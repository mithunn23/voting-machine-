==> flow/design.v <==
module voteLogger(
input clock, input reset,
input candidate1_vote_valid,
input candidate2_vote_valid,
input candidate3_vote_valid,
input candidate4_vote_valid,
output reg [7:0] candidate1_vote_count,
output reg [7:0] candidate2_vote_count,
output reg [7:0] candidate3_vote_count,
output reg [7:0] candidate4_vote_count);
always @(posedge clock) begin
if(reset) begin
candidate1_vote_count <= 0;
candidate2_vote_count <= 0;
candidate3_vote_count <= 0;
candidate4_vote_count <= 0;
end else begin
if(candidate1_vote_valid)
candidate1_vote_count <= candidate1_vote_count + 1;
else if(candidate2_vote_valid)
candidate2_vote_count <= candidate2_vote_count + 1;
else if(candidate3_vote_valid)
candidate3_vote_count <= candidate3_vote_count + 1;
else if(candidate4_vote_valid)
candidate4_vote_count <= candidate4_vote_count + 1;
end
end
endmodule
# [From RTL to reports: voteLogger]
# The steps from the RTL of voteLogger to its reports follow in flow order.
# Lines are those of the file above, counted from 1.
# A cell with n/a has no value.
[setup] top="voteLogger" clock="clock" library="sky130hd" pvt_corner="tt_025C_1v80"

# [Elaborated design]
# Yosys after proc, flatten, opt, wreduce and memory -nomap, before mapping. Enables and synchronous resets that opt folds into registers are not counted as muxes. Memory bits, and registers merged into a memory's read port (data or address), are not among the register bits. Print and check cells are not counted. Equal cells are merged and count once.
[op_classes] addsub=4 bitwise=3 reduce_logical=3
[op_table] cell="8-bit by 1-bit adder with 8-bit output with constant B" n=4
[op_table] cell="4-bit AND reduction" n=1
[op_table] cell="1-bit inverter" n=3
[op_table] cell="3-bit AND reduction" n=1
[op_table] cell="2-bit AND reduction" n=1
[bits] regBits=32 in_bits=6 output_inout_bits=32 elab_cells=14

# [Longest topological paths]
# Longest topological path by Yosys (ltp), each cell counted once; first at word level (registers and memories cut), then after technology mapping (sequential cells cut; the memories' decode and read muxes count).
[depth] ltp_word=2 abc_area=0 ltp_mapped=4 depth_no_buf=4

# [Synthesis result]
# Source: synth_stat.txt of the flow (Yosys; design flattened, memories mapped). It holds for the ABC_AREA given above (unset counts as 0); a run with the other value may have another netlist.
# Totals and module areas in this step are rounded.
[by_type] type="sky130_fd_sc_hd__dfxtp_1" n=32 type_area_um2=640.614
[by_type] type="sky130_fd_sc_hd__a21oi_1" n=19 type_area_um2=95.091
[by_type] type="sky130_fd_sc_hd__or3_1" n=11 type_area_um2=68.816
[by_type] type="sky130_fd_sc_hd__xor2_1" n=7 type_area_um2=61.309
[by_type] type="sky130_fd_sc_hd__o21ai_0" n=11 type_area_um2=55.053
[by_type] type="sky130_fd_sc_hd__o31ai_1" n=7 type_area_um2=52.55
[by_type] type="sky130_fd_sc_hd__or4_1" n=7 type_area_um2=52.55
[by_type] type="sky130_fd_sc_hd__ha_1" n=4 type_area_um2=50.048
[by_type] type="sky130_fd_sc_hd__nor2_1" n=13 type_area_um2=48.797
[by_type] type="sky130_fd_sc_hd__nand4_1" n=7 type_area_um2=43.792
[by_type] type="sky130_fd_sc_hd__nand2_1" n=10 type_area_um2=37.536
[by_type] type="sky130_fd_sc_hd__mux2i_1" n=3 type_area_um2=30.029
[by_type] type="sky130_fd_sc_hd__nand3_1" n=5 type_area_um2=25.024
[by_type] type="sky130_fd_sc_hd__clkbuf_1" n=5 type_area_um2=18.768
[by_type] type="sky130_fd_sc_hd__xnor2_1" n=2 type_area_um2=17.517
[by_type] type="sky130_fd_sc_hd__inv_1" n=4 type_area_um2=15.014
[by_type] type="sky130_fd_sc_hd__nand3b_1" n=2 type_area_um2=15.014
[by_type] type="sky130_fd_sc_hd__or4b_4" n=1 type_area_um2=13.763
# Not listed: further types 8, cells in them 9.
[mapped] mapped_cells=159 synth_area_um2=1410 sequential_area_um2=641 ffs=32 buf_cells=7

# [Timing after synthesis]
# OpenSTA on the mapped netlist: ideal clock, no wires. The path of least setup slack (recovery checks aside). Input and output delay are each 20% of the period. Register names are those of the netlist, which keeps one name where synthesis merged equal registers.
[synth_timing] path_type="input to register" start="input candidate1_vote_valid" end="register candidate4_vote_count[7]" period_ps=3000 input_delay_ps=600 setup_ps=121 launch_ps=600 arrival_ps=1769 required_time_ps=2879 path_slack_ps=1110 path_delay_ps=1290 stages=3 n_path_buf=0 synth_period_reached_ps=1890
# "path_delay_ps" is the arrival time less input delay plus setup time.
# "stages": output pins that drive a net of the path, with the launching flip-flop's if there is one; two outputs of one cell count as two.
# "synth_period_reached_ps" is the clock period less the worst setup slack; recovery checks do not enter. This is arithmetic on one report: input and output delays are still those of the set period (20% each).
# Between the ends stands the longest chain of elaborated cells between them, by number of cells; it is not shown to be the way that was timed. Of several equally long chains one is given.
# Each line given opens the expression or statement behind the cell; cells for indexed reads and writes are added by Yosys, which also makes memories of some case tables.
[synth_between] path_cell_list="sky130_fd_sc_hd__or4b_4 -> sky130_fd_sc_hd__nor4_1 -> sky130_fd_sc_hd__mux2_2" elab_chain_cells=2 cells_between=2 lines_between=0 cone_classes="logic (1); reduce/logical (1)"
[synth_rtl] item="from (decl)" line=3 text="input candidate1_vote_valid,"
[synth_rtl] item="1-bit inverter"
[synth_rtl] item="4-bit AND reduction"
[synth_rtl] item="to (assign)" line=16 text="candidate4_vote_count <= 0;"
[synth_rtl] item="to (assign)" line=25 text="candidate4_vote_count <= candidate4_vote_count + 1;"
[synth_rtl] item="to (decl)" line=10 text="output reg [7:0] candidate4_vote_count);"

# [Path in the finished layout]
# Path of least setup slack in the final report of entry A (OpenROAD, finished layout, wires in). Where an end is a register, its clock arrival counts in the times.
# The report prints the path's times to 10 ps; the period is as set.
[layout_timing] path_type="input to register" start="input candidate3_vote_valid" end="register candidate4_vote_count[7]" period_ps=1780 input_delay_ps=360 setup_ps=110 launch_ps=360 arrival_ps=1630 required_time_ps=1940 path_slack_ps=310 stages=4 n_path_buf=1
# Between the ends stands the longest chain of elaborated cells between them, by number of cells; it is not shown to be the way that was timed. Of several equally long chains one is given.
[layout_between] path_cell_list="sky130_fd_sc_hd__buf_6 -> sky130_fd_sc_hd__or4b_4 -> sky130_fd_sc_hd__nor4_4 -> sky130_fd_sc_hd__mux2_4" elab_chain_cells=2 cells_between=2 lines_between=0 cone_classes="logic (1); reduce/logical (1)"
[layout_rtl] item="from (decl)" line=5 text="input candidate3_vote_valid,"
[layout_rtl] item="1-bit inverter"
[layout_rtl] item="4-bit AND reduction"
[layout_rtl] item="to (assign)" line=16 text="candidate4_vote_count <= 0;"
[layout_rtl] item="to (assign)" line=25 text="candidate4_vote_count <= candidate4_vote_count + 1;"
[layout_rtl] item="to (decl)" line=10 text="output reg [7:0] candidate4_vote_count);"

2 stored runs of voteLogger in the flow (synthesis by Yosys, layout by OpenROAD, sky130hd cells), in arbitrary order. Constraints: input delay and output delay 20% of the set period each, output load 0.01 pF.
"worst setup path time" is the time allowed to the run's worst setup path (the clock period less input and output delay, where it has them) less its slack. Clock arrival times count: a late capture clock shortens it, a late launch clock lengthens it.
"power" is the tool's figure for a default switching activity; nothing was simulated.
"worst setup path time" is given in steps of 10 ps.
Values from the reports are rounded here.
[entry A] settings: period_ns=1.78, CORE_UTILIZATION=35, SETUP_SLACK_MARGIN=0.37, CORE_MARGIN=9, TNS_END_PERCENT=90, ABC_AREA=0, GPL_ROUTABILITY_DRIVEN=0, CAP_MARGIN=20, MAX_ROUTING_LAYER=met4, SLEW_MARGIN=20
[entry A] result: chip area after synthesis (Yosys) 1410 µm², die area 6650 µm², utilization 54.2 %, worst setup slack after layout 313 ps, worst hold slack 481 ps, power 1.33 mW, worst setup path time 1110 ps, worst setup path kind input to register
[entry B] settings: period_ns=1.9, CAP_MARGIN=20, CORE_MARGIN=2, CORE_UTILIZATION=40, SLEW_MARGIN=20
[entry B] result: chip area after synthesis (Yosys) 1410 µm², die area 4030 µm², utilization 57.5 %, worst setup slack after layout 71 ps, worst hold slack 489 ps, power 1.20 mW, worst setup path time 1450 ps, worst setup path kind input to register
